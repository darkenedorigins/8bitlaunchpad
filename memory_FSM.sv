==> flow/design.v <==
module audio_memory_control(
	input Clk, Reset, Start, INIT_FINISH, begin_lookup,
	output logic INIT, LD_sound_1, LD_sound_2, LD_sound_3, LD_sound_4, LD_addr_1, LD_addr_2, LD_addr_3, LD_addr_4,
	input  logic [11:0]	key_mask,
	output logic [3:0]	sound_num
);
enum logic [3:0] { WaitToStart, SendInit, WaitForACK, Standby, CheckKeys, LoadBogusVal, DoLookup, WaitforSRAM_1, WaitforSRAM_2, LoadSoundData, IncMask } curState, nextState;
logic [2:0] counter;
logic inc_counter, reset_counter;
logic [11:0] state_mask;
logic [3:0] mask_counter;
logic inc_mask_counter, reset_mask_counter;
always_ff @ (posedge Clk)
	begin
		if (Reset)
		begin
			counter <= 3'b000;
			curState <= WaitToStart;
		end
		else
		begin
			curState <= nextState;
			if(reset_counter)
				counter <= 3'b000;
			if(inc_counter)
				counter <= counter + 1;
			if(inc_mask_counter)
			begin
				mask_counter <= mask_counter + 1;
				state_mask <= { 1'b0, state_mask[11:1]};
			end
			if(reset_mask_counter)
			begin
				mask_counter <= 4'd0;
				state_mask <= 12'h800;
			end
		end
	end
	always_comb
	begin
		nextState = curState;
		unique case ( curState )
			WaitToStart : 
				if(Start)
					nextState = SendInit;
			SendInit : 
				nextState = WaitForACK;
			WaitForACK :
				if(INIT_FINISH)
					nextState = Standby;
			Standby :
				if(begin_lookup)
					nextState = CheckKeys;
			CheckKeys :
				if(mask_counter >= 4'd12 && counter >= 3'b011) 		 
					nextState = Standby;
				else if(mask_counter >= 4'd12 && counter != 3'b011)  
					nextState = LoadBogusVal;
				else if( (key_mask & state_mask) != 12'd0) 			 
					nextState = DoLookup;
				else																 
					nextState = IncMask;
			LoadBogusVal :
				nextState = CheckKeys;
			DoLookup :
				nextState = WaitforSRAM_1;
			WaitforSRAM_1 :
				nextState = WaitforSRAM_2;
			WaitforSRAM_2 :
				nextState = LoadSoundData;
			LoadSoundData :
				nextState = IncMask;
			IncMask :
				nextState = CheckKeys;
		endcase
		INIT = 0;
		LD_sound_1 = 0; 
		LD_sound_2 = 0;
		LD_sound_3 = 0;
		LD_sound_4 = 0;
		LD_addr_1 = 0; 
		LD_addr_2 = 0;
		LD_addr_3 = 0;
		LD_addr_4 = 0;
		inc_counter = 0;
		reset_counter = 0;
		inc_mask_counter = 0;
		reset_mask_counter = 0;
		sound_num = 4'd12;
		case ( curState )
			WaitToStart : ;
			SendInit :
			begin
				INIT = 1;
				reset_counter = 1;
			end
			WaitForACK : ;
			Standby : 
			begin
				reset_mask_counter = 1;
				reset_counter = 1;
			end
			CheckKeys : ;
			LoadBogusVal :
			begin
				sound_num = 4'hF;  
				case (counter)
					3'b000 :
						LD_sound_1 = 1;
					3'b001 :
						LD_sound_2 = 1;
					3'b010 :
						LD_sound_3 = 1;
					3'b011 :
						LD_sound_4 = 1;
				endcase
				inc_counter = 1;
			end
			DoLookup : 
			begin
				sound_num = mask_counter;  
				case (counter)
					3'b000 :
						LD_addr_1 = 1;
					3'b001 :
						LD_addr_2 = 1;
					3'b010 :
						LD_addr_3 = 1;
					3'b011 :
						LD_addr_4 = 1;
				endcase
			end
			WaitforSRAM_1 : ;
			WaitforSRAM_2 : ;
			LoadSoundData : 
			begin
				case (counter)
					2'b00 :
						LD_sound_1 = 1;
					2'b01 :
						LD_sound_2 = 1;
					2'b10 :
						LD_sound_3 = 1;
					2'b11 :
						LD_sound_4 = 1;
				endcase
				inc_counter = 1;
			end
			IncMask : 
				inc_mask_counter = 1;
		endcase
	end
endmodule 
Tool chain data of audio_memory_control
Tool output for the design above, in the order of the flow.
Lines are those of the file above, counted from 1.
Cell names lack the library's common part.
Not given: -

inputs
  top module = audio_memory_control
  clock port = Clk
  standard-cell library = sky130hd
  corner = tt_025C_1v80

Elaborated design
Yosys after proc, flatten, opt, wreduce and memory -nomap, before mapping. Memory bits, and registers merged into a memory's read port (data or address), are not among the register bits. Print and check cells are not counted. Equal cells are merged and count once.

bit counts
  bits in registers = 23
  bits in latches = 0
  bits in writable memories = 0
  bits in read-only memories = 0
  clocked read ports x word width = 0
  memories kept = 0
  input port bits = 17
  output and inout port bits = 13
  cells after elaboration = 68

cells by class
  $add $sub $neg = 2
  multipliers = 0
  divide/modulo/power cells = 0
  magnitude comparators = 2
  eq/ne operators = 17
  shift-type cells = 0
  mux-type cells = 29
  bitwise logic cells = 2
  reductions and logical operators = 12

operator list
  cell                                                                    number
  4-bit parallel mux with 10-bit select                                   1
  4-bit two-way mux                                                       7
  1-bit two-way mux                                                       17
  4-bit by 3-bit == test with 1-bit output (second input constant)        4
  12-bit AND                                                              1
  12-bit nonzero test                                                     1
  4-bit == test (second input constant)                                   3
  12-bit two-way mux                                                      1
  4-bit by 2-bit == test with 1-bit output (second input constant)        2
  4-bit parallel mux with 2-bit select                                    1
  2-bit != test (second input constant)                                   3
  2-bit OR reduction                                                      3
  3-bit by 2-bit == test with 1-bit output (second input constant)        2
  3-bit two-way mux                                                       2
  2-bit nonzero test                                                      2
  4-bit by 1-bit adder with 4-bit output (second input constant)          1
  4-bit by 1-bit == test with 1-bit output (second input constant)        1
  4-bit >= comparator (second input constant)                             1
  4-bit zero test                                                         1
  3-bit by 1-bit adder with 3-bit output (second input constant)          1
  3-bit by 1-bit == test with 1-bit output (second input constant)        1
  3-bit by 2-bit >= comparator with 1-bit output (second input constant)  1
  3-bit by 2-bit != test with 1-bit output (second input constant)        1
  3-bit zero test                                                         1
  3-bit AND reduction                                                     1
  1-bit logical AND                                                       2
  2-bit AND reduction                                                     1
  1-bit NOT                                                               1

Depth
Yosys ltp: most cells in a row. Word level: on the elaborated netlist, between registers, memories and ports. Mapped: between sequential cells and ports; inverters and the memories' decode and read muxes count.

logic depth
  word-level depth = 6
  ABC_AREA = 0
  gate-level depth with buffers = 6
  mapped depth without buffers = 6

Mapped cells and area
The flow's flattened synthesis, as Yosys stat reports it; memories are mapped. The netlist is that of the ABC_AREA named above (0 if unset); the other value can give another one.

cells by type
  cell      number  total area (µm²)
  edfxtp_1  16      480.461
  dfxtp_1   14      280.269
  nor2b_1   16      100.096
  ha_1      6       75.072
  nor2_1    15      56.304
  a22oi_1   5       37.536
  nand2_1   9       33.782
  a21oi_1   6       30.029
  inv_1     7       26.275
  nor3b_1   3       22.522
  nor4_4    1       21.27
  and3_1    3       18.768
  a21o_2    2       17.517
  or3b_1    2       17.517
  o41ai_2   1       16.266
  nand4_1   2       12.512
  buf_2     2       10.01
  and4_1    1       8.758

Other cell types: 12; their cells: 12.

mapped netlist
  mapped cells = 123
  synthesis area = 1342.5 µm²
  area of sequential cells = 760.7 µm²
  mapped flip-flops = 30
  buffers = 3

Timing after synthesis
Source: OpenSTA report_checks on the synthesized netlist (no wires, ideal clock, input and output delay 20% of the period each), path of least setup slack; recovery checks are left aside. Register names are those of the netlist, which keeps one name where synthesis merged equal registers.

timing post-synthesis
  kind = input to register
  start point = input Reset
  end point = register mask_counter[0]
  period = 3200 ps
  input delay = 640 ps
  setup time = 389 ps
  launch time at the first pin = 640 ps
  arrival time = 1553 ps
  data required time = 2811 ps
  slack = 1259 ps
  delay of the path = 1302 ps
  stages on the path = 2
  buffers on the path = 1
  synthesis period reached = 1941 ps

"delay of the path" = arrival - input delay + setup time.
"stages on the path" counts driving pins, that of a launching flip-flop among them; a cell with two outputs on the path counts twice.
"synthesis period reached" = period - worst setup slack (recovery checks aside). The figure is calculated, with input and output delays left at 20% of the set period.
Between the ends stands the longest chain of elaborated cells between them, by number of cells; it is not shown to be the way that was timed. Of several equally long chains one is given.
A line is the first line of the expression or statement that the cell stems from. Yosys adds cells for indexed reads and writes and turns some case tables into memories.

between the ends, post-synthesis
  cells stage by stage = clkbuf_1 > nor2_1
  cells in the longest elaborated chain = 2
  elaborated cells between the ends (all ways) = 2
  RTL lines with such cells = 0
  those cells by class = logic: 1; reduce/logical: 1

RTL lines, path post-synthesis
  what                 RTL line  RTL
  from (decl)          2         input Clk, Reset, Start, INIT_FINISH, begin_lookup,
  1-bit NOT            -
  2-bit AND reduction  -
  to (assign)          29        mask_counter <= mask_counter + 1;
  to (assign)          34        mask_counter <= 4'd0;
  to (decl)            11        logic [3:0] mask_counter;

Worst path after layout
Path of least setup slack in the final report of entry A (OpenROAD, finished layout, wires in). Where an end is a register, its clock arrival counts in the times.
The report prints the path's times to 10 ps; the period is as set.

timing post-layout
  kind = register to output
  start point = register counter[0]
  end point = output LD_sound_4
  period = 1700 ps
  external output delay = 340 ps
  launch time at the first pin = 280 ps
  arrival time = 1230 ps
  data required time = 1360 ps
  slack = 130 ps
  stages on the path = 5
  buffers on the path = 1

Between the ends stands the longest chain of elaborated cells between them, by number of cells; it is not shown to be the way that was timed. Of several equally long chains one is given.
A register here has more assigning lines than the two given.

between the ends, post-layout
  cells stage by stage = dfxtp_4 > ha_4 > ha_4 > nor2b_1 > buf_2
  cells in the longest elaborated chain = 3
  elaborated cells between the ends (all ways) = 3
  those cells by class = eq/ne: 1; mux: 2

RTL lines, path post-layout
  what                                      RTL line  RTL
  from (decl)                               8         logic [2:0] counter;
  from (assign)                             17        counter <= 3'b000;
  from (assign)                             26        counter <= counter + 1;
  3-bit by 2-bit == test with 1-bit output  107       case (counter)
  1-bit two-way mux                         107
  1-bit two-way mux                         90        case ( curState )
  to (decl)                                 3         output logic INIT, LD_sound_1, LD_sound_2, LD_sound_3, LD_sound_4, LD_addr_1, LD_addr_2, LD_addr_3, LD_addr_4,

Subject: flow runs of audio_memory_control

Hi,

Design audio_memory_control on sky130hd. What follows are 2 stored runs of the flow, each under its own settings; their order means nothing. The constraints put input and output delay at 20% of the set period each and load the outputs with 0.01 pF.
"clock period achieved" is the run's clock period less its worst setup slack. It is reckoned from that one timing run; input and output delays stay at 20% of the period that was set.
"time used up by the worst setup path" means the part of the period allowed to the worst setup path (the constraints hold back 20% at inputs and 20% at outputs) less its slack; where the path has registers, the arrival times of their clocks count too.
"total power after layout" rests on the timing tool's default activity at the inputs, not on a simulated workload.
"time used up by the worst setup path" is given in steps of 10 ps.
Settings: n/a = not set for that run.
Results: n/a = not shown.

item                                       entry A             entry B
period_ns                                  1.7                 2.36
CORE_UTILIZATION                           36                  70
SETUP_SLACK_MARGIN                         0.16                0.11
PLACE_DENSITY                              0.62                n/a
TNS_END_PERCENT                            40                  n/a
ABC_AREA                                   0                   n/a
GPL_TIMING_DRIVEN                          0                   0
MIN_ROUTING_LAYER                          met2                n/a
CAP_MARGIN                                 20                  20
CORE_MARGIN                                2                   2
SLEW_MARGIN                                20                  5
PLACE_DENSITY_LB_ADDON                     n/a                 0.19
CELL_PAD_IN_SITES_GLOBAL_PLACEMENT         n/a                 1
CTS_CLUSTER_DIAMETER                       n/a                 366
standard-cell area after routing (µm²)     1878.0              n/a
post-route worst hold slack (ps)           433                 n/a
synthesis area (µm²)                       1342.5              n/a
setup slack of the critical path (ps)      132                 n/a
final setup TNS (ps)                       0                   n/a
utilization after layout (%)               51.7                n/a
total power after layout (mW)              1.391               n/a
clock period achieved (ps)                 1568                n/a
time used up by the worst setup path (ps)  1230                n/a
worst setup path type                      register to output  n/a
full die area (µm²)                        4233.4              n/a

Entry B: not finished: placement ended with error FLW-0024

Regards
